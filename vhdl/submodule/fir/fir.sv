==> flow/design.v <==
module fir ( clk, coefs, in, out );
parameter IWIDTH = 16;	 
parameter CWIDTH = 16;	 
parameter TAPS   = 2;	 
localparam MWIDTH = (IWIDTH+CWIDTH);  
localparam RWIDTH = (MWIDTH+TAPS-1);  
input  wire clk;
input  wire [IWIDTH-1:0]in;
input  wire [TAPS*32-1:0]coefs;  
output wire [RWIDTH-1:0]out;  
genvar i;
generate
	for( i=0; i<TAPS; i=i+1 )
	begin:tap
		reg [IWIDTH-1:0]r=0;
		if(i==0)
		begin
			always @(posedge clk)
				r <= in;
		end
		else
		begin
			always @(posedge clk)
				tap[i].r <= tap[i-1].r;
		end
		wire [CWIDTH-1:0]c;
		assign c = coefs[((TAPS-1-i)*32+CWIDTH-1):(TAPS-1-i)*32];
		reg [MWIDTH-1:0]m;
		always @(posedge clk)
			m <= $signed(r) * $signed( c );
		reg [MWIDTH-1+i:0]a;
		if(i==0)
		begin
			always @*
				tap[i].a = $signed(tap[i].m);
		end
		else
		begin
			always @*
				tap[i].a = $signed(tap[i].m)+$signed(tap[i-1].a);
		end
	end
endgenerate
reg [RWIDTH-1:0]result;
always @(posedge clk)
	result <= tap[TAPS-1].a;
assign out = result;
endmodule
Step by step through the tools: fir
Tool output for the design above, in the order of the flow.
Lines are those of the file above, counted from 1.
Cell names lack the library's common part.
The mark n/a stands for no value.
- top module: fir
- clock input: clk
- cell library: sky130hd
- corner: tt_025C_1v80

After elaboration
Yosys after proc, flatten, opt, wreduce and memory -nomap, before mapping. Enables and synchronous resets that opt folds into registers are not counted as muxes. Memory bits, and registers merged into a memory's read port (data or address), are not among the register bits. Print and check cells are not counted. Equal cells are merged and count once.
- noted cells after elaboration: 8
- memories kept at 0
- latch bits: 0
- noted bits in read-only memories: 0
- bits in writable memories at 0
- noted output and inout bits: 33
- bits in registers at 129
- input port bits: 81
- clocked read ports x word width at 0
- noted shift-type cells: 0
- magnitude comparators at 0
- multiplexer cells: 0
- noted multipliers: 2
- noted add/sub/neg operators: 1
- bitwise gates (word level): 0
- div/mod/pow operators at 0
- equal/unequal tests: 0
- reductions and logical operators at 0
- operator list (operator ; count):
    multiplier 16 x 16 -> 32 bit ; 2
    adder 32 x 32 -> 33 bit ; 1

Logic depth
Yosys ltp: most cells in a row. Word level: on the elaborated netlist, between registers, memories and ports. Mapped: between sequential cells and ports; inverters and the memories' decode and read muxes count.
- word-level depth at 1
- ABC_AREA at 1
- noted depth in mapped cells: 28

Synthesis result
Source: synth_stat.txt of the flow (Yosys; design flattened, memories mapped). It holds for the ABC_AREA given above (unset counts as 0); a run with the other value may have another netlist.
- cell types (cell type ; count):
    fa_1 ; 525
    inv_1 ; 1034
    nand2_1 ; 959
    dfxtp_1 ; 129
    ha_1 ; 196
    xor2_1 ; 55
    clkbuf_1 ; 113
    nor2_1 ; 112
    a21oi_1 ; 83
    nand3_1 ; 80
    nand4_1 ; 29
    o21ai_0 ; 30
    nor2_2 ; 21
    nand2_2 ; 18
    o21bai_1 ; 15
    or2_2 ; 11
    nor3_1 ; 13
    xnor2_1 ; 7
Not listed: further types 15, cells in them 52.
- flip-flop cells: 129
- synthesis area at 26422.8 µm²
- noted buffers: 114
- cell count: 3482

Worst setup path after synthesis
OpenSTA on the mapped netlist: ideal clock, no wires. The path of least setup slack (recovery checks aside). Input and output delay are each 20% of the period. Register names are those of the netlist, which keeps one name where synthesis merged equal registers.
- kind: input to register
- start point: input coefs[38]
- end point: register tap[0].m[31]
- noted setup time: 0.112 ns
- setup slack at 3.021 ns
- stages: 25
- time at the first pin: 2.060 ns
- noted period: 10.3 ns
- buffers on the path at 2
- path delay: 5.219 ns
- data arrival time: 7.167 ns
- synthesis period reached at 7.279 ns
"path delay" is the arrival time less input delay plus setup time.
"stages" counts driving pins, that of a launching flip-flop among them; a cell with two outputs on the path counts twice.
"synthesis period reached" = period - worst setup slack (recovery checks aside). The figure is calculated, with input and output delays left at 20% of the set period.
The rows between start and end are the longest chain of elaborated cells between them; the timing report does not say that the signal goes this way. Where chains are equally long, one stands for them.
Each line given opens the expression or statement behind the cell; cells for indexed reads and writes are added by Yosys, which also makes memories of some case tables.
- path through: clkbuf_1 -> clkbuf_1 -> nand2_1 -> fa_1 -> inv_1 -> fa_1 -> inv_1 -> fa_1 -> fa_1 -> inv_1 -> fa_1 -> inv_1 -> fa_1 -> inv_1 -> ha_1 -> nand2_1 -> inv_1 -> nand2_1 -> nor3_1 -> and2_1 -> nand2_1 -> nand2_1 -> inv_1 -> nand2_1 -> nand2_1
- noted length of the longest elaborated chain: 1
- noted elaborated cells between the ends (all ways): 1
- noted source lines of those cells: 1
- those cells by class: 1 x mul
- RTL lines, path after synthesis (what ; line ; RTL):
    from (decl) ; 9 ; input  wire [TAPS*32-1:0]coefs;
    multiplier 16 x 16 -> 32 bit ; 30 ; m <= $signed(r) * $signed( c );
    to (assign) ; 30 ;
    to (decl) ; 28 ; reg [MWIDTH-1:0]m;

Worst path after layout
From the final timing report of run A: the path of least setup slack in the routed layout; clock arrival at registers is part of the times.
- kind: input to register
- start point: input coefs[5]
- end point: register tap[1].m[31]
- time at the first pin: 1.69 ns
- setup slack at 2.19 ns
- noted period: 8.45 ns
- noted setup time: 0.12 ns
- stages: 25
- data arrival time: 6.62 ns
- buffers on the path at 4
The rows between start and end are the longest chain of elaborated cells between them; the timing report does not say that the signal goes this way. Where chains are equally long, one stands for them.
- path through: clkbuf_16 -> clkbuf_16 -> nand2_4 -> fa_1 -> inv_2 -> fa_2 -> buf_4 -> buf_4 -> fa_1 -> fa_2 -> fa_1 -> inv_1 -> fa_1 -> inv_2 -> ha_4 -> nand2_4 -> nor2_4 -> inv_2 -> nor2_4 -> and2_1 -> nand2_1 -> inv_1 -> nor2_1 -> nand2_1 -> nand2_2
- noted length of the longest elaborated chain: 1
- noted elaborated cells between the ends (all ways): 1
- noted source lines of those cells: 1
- those cells by class: 1 x mul
- RTL lines, path post-layout (what ; line ; RTL):
    from (decl) ; 9 ; input  wire [TAPS*32-1:0]coefs;
    multiplier 16 x 16 -> 32 bit ; 30 ; m <= $signed(r) * $signed( c );
    to (assign) ; 30 ;
    to (decl) ; 28 ; reg [MWIDTH-1:0]m;

Appendix: measured runs

Module fir, platform sky130hd: 2 stored runs of the flow (Yosys, OpenROAD) with differing settings, in no particular order. Input and output delays are each 20% of the period that was set; the output load is 0.01 pF.

Run A

==> flow/run.sh <==
#!/bin/bash
# the make line also repeats the synthesis and layout settings of config.mk as NAME=value (left out here)
make -C /OpenROAD-flow-scripts/flow DESIGN_CONFIG=/design/flow/config.mk WORK_HOME=/design/flow/orfs CLKGATE_MAP_FILE= finish
==> flow/config.mk <==
export PLATFORM = sky130hd
export DESIGN_NAME = fir
export DESIGN_NICKNAME = fir
export VERILOG_FILES = /design/flow/design.v
export SDC_FILE = /design/flow/constraint.sdc
export NUM_CORES = 4
export LEC_CHECK = 0
export ABC_AREA = 1
export CAP_MARGIN = 0
export CELL_PAD_IN_SITES_GLOBAL_PLACEMENT = 1
export CORE_MARGIN = 3
export CORE_UTILIZATION = 44
export CTS_CLUSTER_DIAMETER = 323
export CTS_CLUSTER_SIZE = 10
export GPL_ROUTABILITY_DRIVEN = 0
export GPL_TIMING_DRIVEN = 0
export PLACE_DENSITY_LB_ADDON = 0.2
export SETUP_SLACK_MARGIN = 2.25
export SLEW_MARGIN = 20
==> flow/constraint.sdc <==
create_clock -name core_clock -period 8.45 [get_ports {clk}]
set_input_delay 1.6900 -clock core_clock [delete_from_list [all_inputs] [get_ports {clk}]]
set_output_delay 1.6900 -clock core_clock [all_outputs]
set_load 0.01 [all_outputs]

Measured in run A:
- cell area after synthesis: 26422.8 µm²
- noted the die footprint: 63028.6 µm²
- noted the final utilization: 0.537
- setup slack of the worst path: 2.186 ns
- sum of negative setup slack: 0.000 ns

Run B

==> flow/run.sh <==
#!/bin/bash
# the make line also repeats the synthesis and layout settings of config.mk as NAME=value (left out here)
make -C /OpenROAD-flow-scripts/flow DESIGN_CONFIG=/design/flow/config.mk WORK_HOME=/design/flow/orfs CLKGATE_MAP_FILE= finish
==> flow/config.mk <==
export PLATFORM = sky130hd
export DESIGN_NAME = fir
export DESIGN_NICKNAME = fir
export VERILOG_FILES = /design/flow/design.v
export SDC_FILE = /design/flow/constraint.sdc
export NUM_CORES = 4
export LEC_CHECK = 0
export CAP_MARGIN = 20
export CORE_MARGIN = 2
export CORE_UTILIZATION = 51
export SLEW_MARGIN = 20
==> flow/constraint.sdc <==
create_clock -name core_clock -period 8.3 [get_ports {clk}]
set_input_delay 1.6600 -clock core_clock [delete_from_list [all_inputs] [get_ports {clk}]]
set_output_delay 1.6600 -clock core_clock [all_outputs]
set_load 0.01 [all_outputs]

Measured in run B:
- cell area after synthesis: 23954.2 µm²
- noted the die footprint: 48719.5 µm²
- noted the final utilization: 0.566
- setup slack of the worst path: 0.609 ns
- sum of negative setup slack: 0.000 ns
