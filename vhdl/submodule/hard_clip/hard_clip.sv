==> flow/design.v <==
`timescale 1ns / 1ps
module hard_clip #(
  parameter int DATA_WIDTH = 16,
  parameter int CLIP_LEVEL  = 1000
) (
  input  wire                   clk,
  input wire [5:0] gain,
  input  wire  [DATA_WIDTH-1:0] data_i,
  output logic [DATA_WIDTH-1:0] data_o
);
  localparam STAGES = 3;  
  logic signed [DATA_WIDTH-1:0] data_pipe [STAGES];  
  always_ff @ (posedge clk) begin
     begin
      data_pipe[0] <= data_i;
      data_pipe[1] <= data_pipe[0] * gain;  
      if (data_pipe[1] > CLIP_LEVEL)
        data_pipe[2] <= CLIP_LEVEL;
      else if (data_pipe[1] < -1*CLIP_LEVEL)
        data_pipe[2] <= -1*CLIP_LEVEL;
      else
        data_pipe[2] <= data_pipe[1];
    end
  end
  always_comb data_o = data_pipe[STAGES-1];
endmodule
-- From RTL to reports: hard_clip
The steps from the RTL of hard_clip to its reports follow in flow order.
Lines are those of the file above, counted from 1.
Library cell names are shortened.
A cell with - has no value.
- top: hard_clip
- clock input: clk
- cell library: sky130hd
- corner: tt_025C_1v80

-- Word level
Yosys after proc, flatten, opt, wreduce and memory -nomap, before mapping. Print and check cells are not counted. Equal cells are merged and count once.
- noted multiply operators: 1
- bitwise gates (word level) at 0
- noted $add $sub $neg: 0
- $lt $le $gt $ge at 2
- mux-type cells: 1
- reduce/logical cells at 1
- div/mod/pow operators: 0
- equal/unequal tests at 0
- shift operators: 0
- operators with widths (kind ; count):
    multiplier 16 x 6 -> 16 bit ; 1
    greater-than comparator 16 x 11 -> 1 bit with constant B ; 1
    less-than comparator 16 x 11 -> 1 bit with constant B ; 1
    2-to-1 mux 16 bit ; 1
    OR reduction 2 bit ; 1
- cells after elaboration at 9
- noted memory bits (writable): 0
- word width x clocked read ports: 0
- noted bits in registers: 48
- noted bits of input ports: 23
- ROM bits: 0
- noted memory cells: 0
- noted bits in latches: 0
- output and inout bits: 16

-- Depth
Depth = most cells in a row (Yosys ltp): at word level without a register or memory, in the mapped netlist without a sequential cell, where the memories' decode and read muxes count.
- word-level depth at 2
- ABC_AREA at 0
- noted depth in mapped cells: 15
- mapped depth without buffers at 14

-- After synthesis
Source: synth_stat.txt of the flow (Yosys; design flattened, memories mapped). It holds for the ABC_AREA given above (unset counts as 0); a run with the other value may have another netlist.
- cells by type (cell ; count ; total area (um^2)):
    dfxtp_1 ; 48 ; 960.922
    fa_1 ; 45 ; 900.864
    and2_1 ; 66 ; 412.896
    ha_1 ; 19 ; 237.728
    inv_1 ; 63 ; 236.477
    xnor2_1 ; 13 ; 113.859
    nand2_1 ; 25 ; 93.84
    nor2_1 ; 17 ; 63.811
    xor2_1 ; 7 ; 61.309
    o21ai_0 ; 9 ; 45.043
    a21oi_2 ; 3 ; 26.275
    clkbuf_1 ; 7 ; 26.275
    nand4_1 ; 4 ; 25.024
    nor3_1 ; 5 ; 25.024
    a21o_1 ; 3 ; 22.522
    a31oi_4 ; 1 ; 21.27
    a21oi_1 ; 4 ; 20.019
    nand3_1 ; 3 ; 15.014
Other cell types: 12; their cells: 13.
- noted buffer cells: 7
- noted flip-flop cells: 48
- cells in the netlist at 355
- cell area after synthesis at 3420.8 um^2
- sequential part of the area: 960.9 um^2

-- Path before layout
Path of least setup slack by OpenSTA after synthesis, without wires, with an ideal clock, recovery checks aside; 20% of the period is set as input and as output delay. Where synthesis merged equal registers, the netlist keeps one of their names.
- path type: input to register
- start: input gain[5]
- end: register data_pipe[1][14]
- required time at 4.364 ns
- path buffers at 1
- noted external input delay: 0.898 ns
- time at the first pin: 0.898 ns
- noted arrival time: 4.073 ns
- noted path delay: 3.301 ns
- stages: 13
- clock period at 4.49 ns
- slack at 0.292 ns
- library setup time: 0.126 ns
- period reached after synthesis at 4.198 ns
"path delay" is the arrival time less input delay plus setup time.
"stages" counts driving pins, that of a launching flip-flop among them; a cell with two outputs on the path counts twice.
"period reached after synthesis" = period - worst setup slack (recovery checks aside). The figure is calculated, with input and output delays left at 20% of the set period.
The rows between start and end are the longest chain of elaborated cells between them; the timing report does not say that the signal goes this way. Where chains are equally long, one stands for them.
A line is the first line of the expression or statement that the cell stems from. Yosys adds cells for indexed reads and writes and turns some case tables into memories.
- cells stage by stage: clkbuf_1 -> and2_1 -> fa_1 -> fa_1 -> inv_1 -> fa_1 -> inv_1 -> ha_1 -> and3_4 -> a32o_1 -> a31oi_1 -> a211oi_2 -> xor2_1
- cells in the longest elaborated chain: 1
- elaborated cells on any way between the ends: 1
- source lines of those cells: 1
- those cells by class: mul (1)
- ends and longest elaborated chain, after synthesis (what ; line ; text):
    start: declaration ; 7 ; input wire [5:0] gain,
    multiplier 16 x 6 -> 16 bit ; 16 ; data_pipe[1] <= data_pipe[0] * gain;
    end: assignment ; 16 ;
    end: declaration ; 12 ; logic signed [DATA_WIDTH-1:0] data_pipe [STAGES];

-- Path in the finished layout
From the final timing report of record 1: the path of least setup slack in the routed layout; clock arrival at registers is part of the times.
- path type: input to register
- start: input gain[5]
- end: register data_pipe[1][14]
- required time at 5.97 ns
- time at the first pin: 1.16 ns
- noted arrival time: 5.08 ns
- library setup time: 0.11 ns
- clock period at 5.78 ns
- path buffers at 1
- slack at 0.89 ns
- stages: 13
- noted external input delay: 1.16 ns
The rows between start and end are the longest chain of elaborated cells between them; the timing report does not say that the signal goes this way. Where chains are equally long, one stands for them.
- cells stage by stage: clkdlybuf4s50_1 -> and2_1 -> fa_1 -> fa_1 -> inv_1 -> fa_1 -> inv_1 -> ha_1 -> and3_4 -> a32o_1 -> a31oi_1 -> a211oi_2 -> xor2_1
- cells in the longest elaborated chain: 1
- elaborated cells on any way between the ends: 1
- source lines of those cells: 1
- those cells by class: mul (1)
- ends and longest elaborated chain, after layout (what ; line ; text):
    start: declaration ; 7 ; input wire [5:0] gain,
    multiplier 16 x 6 -> 16 bit ; 16 ; data_pipe[1] <= data_pipe[0] * gain;
    end: assignment ; 16 ;
    end: declaration ; 12 ; logic signed [DATA_WIDTH-1:0] data_pipe [STAGES];

Add stored flow runs of hard_clip

Measured data: module hard_clip, platform sky130hd, 2 stored runs of the flow under differing settings, order arbitrary. Input and output delays are each 20% of the period that was set; the output load is 0.01 pF.
"period reached" means the clock period less the worst setup slack. The figure is calculated, with input and output delays left at 20% of the set period.
"critical setup path time" = time allowed to the worst setup path (clock period - input delay - output delay, where it has them) - its slack; a late launch clock adds to it, a late capture clock takes from it.
"power consumption" is the tool's figure for a default switching activity; nothing was simulated.

Record 1

==> flow/run.sh <==
#!/bin/bash
# the make line also repeats the synthesis and layout settings of config.mk as NAME=value (left out here)
make -C /OpenROAD-flow-scripts/flow DESIGN_CONFIG=/design/flow/config.mk WORK_HOME=/design/flow/orfs CLKGATE_MAP_FILE= finish
==> flow/config.mk <==
export PLATFORM = sky130hd
export DESIGN_NAME = hard_clip
export DESIGN_NICKNAME = hard_clip
export VERILOG_FILES = /design/flow/design.v
export SDC_FILE = /design/flow/constraint.sdc
export NUM_CORES = 4
export LEC_CHECK = 0
export CAP_MARGIN = 20
export CORE_MARGIN = 2
export CORE_UTILIZATION = 40
export SLEW_MARGIN = 20
==> flow/constraint.sdc <==
create_clock -name core_clock -period 5.78 [get_ports {clk}]
set_input_delay 1.1560 -clock core_clock [delete_from_list [all_inputs] [get_ports {clk}]]
set_output_delay 1.1560 -clock core_clock [all_outputs]
set_load 0.01 [all_outputs]

Measured in record 1:
- noted the critical setup path time: 3.74 ns
- worst setup path type: input to register
- smallest setup slack: 0.889 ns
- standard-cell area after layout at 4,021.4 um^2
- noted the die outline area: 9,307.4 um^2
- utilization of the finished layout at 0.487
- chip area in the Yosys report: 3,420.8 um^2
- period reached: 4.891 ns
- power consumption at 1.507 mW
- smallest hold slack at 0.461 ns

Record 2

==> flow/run.sh <==
#!/bin/bash
# the make line also repeats the synthesis and layout settings of config.mk as NAME=value (left out here)
make -C /OpenROAD-flow-scripts/flow DESIGN_CONFIG=/design/flow/config.mk WORK_HOME=/design/flow/orfs CLKGATE_MAP_FILE= finish
==> flow/config.mk <==
export PLATFORM = sky130hd
export DESIGN_NAME = hard_clip
export DESIGN_NICKNAME = hard_clip
export VERILOG_FILES = /design/flow/design.v
export SDC_FILE = /design/flow/constraint.sdc
export NUM_CORES = 4
export LEC_CHECK = 0
export CAP_MARGIN = 20
export CELL_PAD_IN_SITES_GLOBAL_PLACEMENT = 1
export CORE_MARGIN = 2
export CORE_UTILIZATION = 64
export GPL_ROUTABILITY_DRIVEN = 0
export MIN_ROUTING_LAYER = met2
export PLACE_DENSITY_LB_ADDON = 0.19
export SETUP_SLACK_MARGIN = 1.77
export SLEW_MARGIN = 25
==> flow/constraint.sdc <==
create_clock -name core_clock -period 7.86 [get_ports {clk}]
set_input_delay 1.5720 -clock core_clock [delete_from_list [all_inputs] [get_ports {clk}]]
set_output_delay 1.5720 -clock core_clock [all_outputs]
set_load 0.01 [all_outputs]

Record 2: no results, placement failed with FLW-0024.
