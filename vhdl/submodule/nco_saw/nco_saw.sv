==> flow/design.v <==
`timescale 1ns / 1ps
module nco_saw #(
  parameter int N = 8
) (
  input  wire          clk,
  input  wire          next,
  output logic [N-1:0] wave = '0
);
  logic dir = 0;
  always_ff @ (posedge clk) begin
    if (wave == {N{1'b1}} - 1)      dir <= 1;
    else if (wave == 1)             dir <= 0;
  end
  always_ff @ (posedge clk) begin
      wave <= (dir) ? wave - next : wave + next;
  end
endmodule
======== From RTL to reports: nco_saw ========
Tool output for the design above, in the order of the flow.
Line numbers count from 1 in the design file above.
Operators carry their Yosys type and port widths (W data, S select, Z words).
Cell names lack the library's common part.
Not given: --
design
  top module .............................. nco_saw
  clock port .............................. clk
  cell library ............................ sky130hd
  library corner .......................... tt_025C_1v80

======== Word level ========
Source: Yosys, flattened and elaborated, memories not mapped. Widths are those after wreduce; folded enables and synchronous resets count as part of the registers. Registers that Yosys merges into a memory's read port (data or address) are not register bits. Print and check cells do not count. Equal cells are merged and count once.
bit counts
  elaborated cells ........................ 7
  output and inout port bits .............. 8
  input bits .............................. 2
  bits in registers ....................... 9
operators by class
  multiplexer cells ....................... 1
  equal/unequal tests ..................... 2
  add/subtract/negate cells ............... 2
operators by type and width
  cell                  number
  $add A8 B1 Y8         1
  $sub A8 B1 Y8         1
  $eq A8 B1 Y1 const B  1
  $eq A8 B8 Y1 const B  1
  $mux W8               1

======== Longest topological paths ========
Yosys ltp: most cells in a row. Word level: on the elaborated netlist, between registers, memories and ports. Mapped: between sequential cells and ports; inverters and the memories' decode and read muxes count.
depth
  word-level depth ........................ 2
  ABC_AREA ................................ 0
  mapped depth ............................ 8
  depth with buffers taken out ............ 8

======== Mapped cells and area ========
The flow's flattened synthesis, as Yosys stat reports it; memories are mapped. The netlist is that of the ABC_AREA named above (0 if unset); the other value can give another one.
mapped netlist
  buffers ................................. 0
  flip-flops .............................. 9
  sequential area ......................... 180.2 um2
  mapped cells ............................ 57
  cell area after synthesis ............... 531.8 um2
cell types
  cell       number
  dfxtp_1    9
  ha_1       7
  xnor2_1    3
  a21oi_1    5
  fa_1       1
  nor2b_1    3
  xor2_1     2
  inv_1      4
  nor2_1     4
  o21a_1     2
  nor4_1     2
  nand2_1    3
  o21ai_0    2
  or4b_1     1
  a41oi_1    1
  nand4b_1   1
  o2111ai_1  1
  o31a_1     1
Not listed: further types 5, cells in them 5.

======== Path before layout ========
Source: OpenSTA report_checks on the synthesized netlist (no wires, ideal clock, input and output delay 20% of the period each), path of least setup slack; recovery checks are left aside. Register names are those of the netlist, which keeps one name where synthesis merged equal registers.
timing path after synthesis
  path kind ............................... in2reg
  start ................................... input port next
  end ..................................... register wave[5]
  path slack .............................. 0.179 ns
  period .................................. 2.12 ns
  path buffers ............................ 0
  data arrival time ....................... 1.859 ns
  time at the first pin ................... 0.424 ns
  library setup time ...................... 0.082 ns
  data required time ...................... 2.038 ns
  delay of the path ....................... 1.517 ns
  stages .................................. 6
  period reached after synthesis .......... 1.941 ns
"delay of the path" is the arrival time less input delay plus setup time.
"stages" counts driving pins, that of a launching flip-flop among them; a cell with two outputs on the path counts twice.
"period reached after synthesis" is the clock period less the worst setup slack; recovery checks do not enter. This is arithmetic on one report: input and output delays are still those of the set period (20% each).
The rows between start and end are the longest chain of elaborated cells between them; the timing report does not say that the signal goes this way. Where chains are equally long, one stands for them.
A line is the first line of the expression or statement that the cell stems from. Yosys adds cells for indexed reads and writes and turns some case tables into memories.
between the ends, after synthesis
  path through ............................ nand2b_1 > ha_1 > nor2b_1 > o31a_1 > or4b_1 > o2111ai_1
  cells in the longest elaborated chain ... 2
ends and longest elaborated chain, after synthesis
  element        RTL line  RTL
  from (decl)    6         input  wire          next,
  $add A8 B1 Y8  15        wave <= (dir) ? wave - next : wave + next;
  $mux W8        15
  to (assign)    15
  to (decl)      7         output logic [N-1:0] wave = '0

======== Worst path after layout ========
From the final timing report of run 2: the path of least setup slack in the routed layout; clock arrival at registers is part of the times.
timing path after layout
  path kind ............................... in2reg
  start ................................... input port next
  end ..................................... register wave[5]
  data required time ...................... 2.30 ns
  data arrival time ....................... 2.12 ns
  path slack .............................. 0.18 ns
  stages .................................. 7
  period .................................. 2.12 ns
  path buffers ............................ 1
  time at the first pin ................... 0.42 ns
  library setup time ...................... 0.09 ns
The rows between start and end are the longest chain of elaborated cells between them; the timing report does not say that the signal goes this way. Where chains are equally long, one stands for them.
between the ends, after layout
  path through ............................ dlygate4sd2_1 > nand2b_4 > ha_1 > nor2b_1 > o31a_1 > or4b_1 > o2111ai_1
  cells in the longest elaborated chain ... 2
ends and longest elaborated chain, after layout
  element        RTL line  RTL
  from (decl)    6         input  wire          next,
  $add A8 B1 Y8  15        wave <= (dir) ? wave - next : wave + next;
  $mux W8        15
  to (assign)    15
  to (decl)      7         output logic [N-1:0] wave = '0

==> runs of nco_saw <==
Top module nco_saw; platform sky130hd; tools Yosys and OpenROAD; 2 stored runs in no particular order. Input and output delays are each 20% of the period that was set; the output load is 0.01 pF.
"achieved clock period (ns)" means the clock period less the worst setup slack. The figure is calculated, with input and output delays left at 20% of the set period.
"worst setup path time (ns)": the worst setup path's part of the clock period (all of it between registers, 20% less for each end at a port) less its slack. A launch clock that arrives late makes it longer, a capture clock that arrives late makes it shorter.

Flow files of run 1
==> flow/run.sh <==
#!/bin/bash
# the make line also repeats the synthesis and layout settings of config.mk as NAME=value (left out here)
make -C /OpenROAD-flow-scripts/flow DESIGN_CONFIG=/design/flow/config.mk WORK_HOME=/design/flow/orfs CLKGATE_MAP_FILE= finish
==> flow/config.mk <==
export PLATFORM = sky130hd
export DESIGN_NAME = nco_saw
export DESIGN_NICKNAME = nco_saw
export VERILOG_FILES = /design/flow/design.v
export SDC_FILE = /design/flow/constraint.sdc
export NUM_CORES = 4
export LEC_CHECK = 0
export CAP_MARGIN = 20
export CELL_PAD_IN_SITES_GLOBAL_PLACEMENT = 2
export CORE_MARGIN = 2
export CORE_UTILIZATION = 69
export CTS_CLUSTER_SIZE = 49
export GPL_TIMING_DRIVEN = 1
export PLACE_DENSITY_LB_ADDON = 0.14
export SETUP_SLACK_MARGIN = 0.55
export SLEW_MARGIN = 40
==> flow/constraint.sdc <==
create_clock -name core_clock -period 2.22 [get_ports {clk}]
set_input_delay 0.4440 -clock core_clock [delete_from_list [all_inputs] [get_ports {clk}]]
set_output_delay 0.4440 -clock core_clock [all_outputs]
set_load 0.01 [all_outputs]

report of run 1: did not finish, floorplan, PDN-0185

Flow files of run 2
==> flow/run.sh <==
#!/bin/bash
# the make line also repeats the synthesis and layout settings of config.mk as NAME=value (left out here)
make -C /OpenROAD-flow-scripts/flow DESIGN_CONFIG=/design/flow/config.mk WORK_HOME=/design/flow/orfs CLKGATE_MAP_FILE= finish
==> flow/config.mk <==
export PLATFORM = sky130hd
export DESIGN_NAME = nco_saw
export DESIGN_NICKNAME = nco_saw
export VERILOG_FILES = /design/flow/design.v
export SDC_FILE = /design/flow/constraint.sdc
export NUM_CORES = 4
export LEC_CHECK = 0
export CAP_MARGIN = 20
export CELL_PAD_IN_SITES_GLOBAL_PLACEMENT = 0
export CORE_ASPECT_RATIO = 0.85
export CORE_MARGIN = 2
export CORE_UTILIZATION = 39
export GPL_TIMING_DRIVEN = 0
export HOLD_SLACK_MARGIN = 0.01
export MAX_ROUTING_LAYER = met5
export MIN_ROUTING_LAYER = met2
export PLACE_DENSITY_LB_ADDON = 0.07
export SLEW_MARGIN = 20
==> flow/constraint.sdc <==
create_clock -name core_clock -period 2.12 [get_ports {clk}]
set_input_delay 0.4240 -clock core_clock [delete_from_list [all_inputs] [get_ports {clk}]]
set_output_delay 0.4240 -clock core_clock [all_outputs]
set_load 0.01 [all_outputs]

report of run 2
yosys chip area after synthesis (um^2): 531.8
finish__design__die__area: 1675.9
finish__design__instance__area__stdcell: 671.9
finish__timing__setup__ws: 0.177
finish__timing__setup__tns: 0.000
achieved clock period (ns): 1.943
worst setup path time (ns): 1.52
worst setup path kind: in2reg
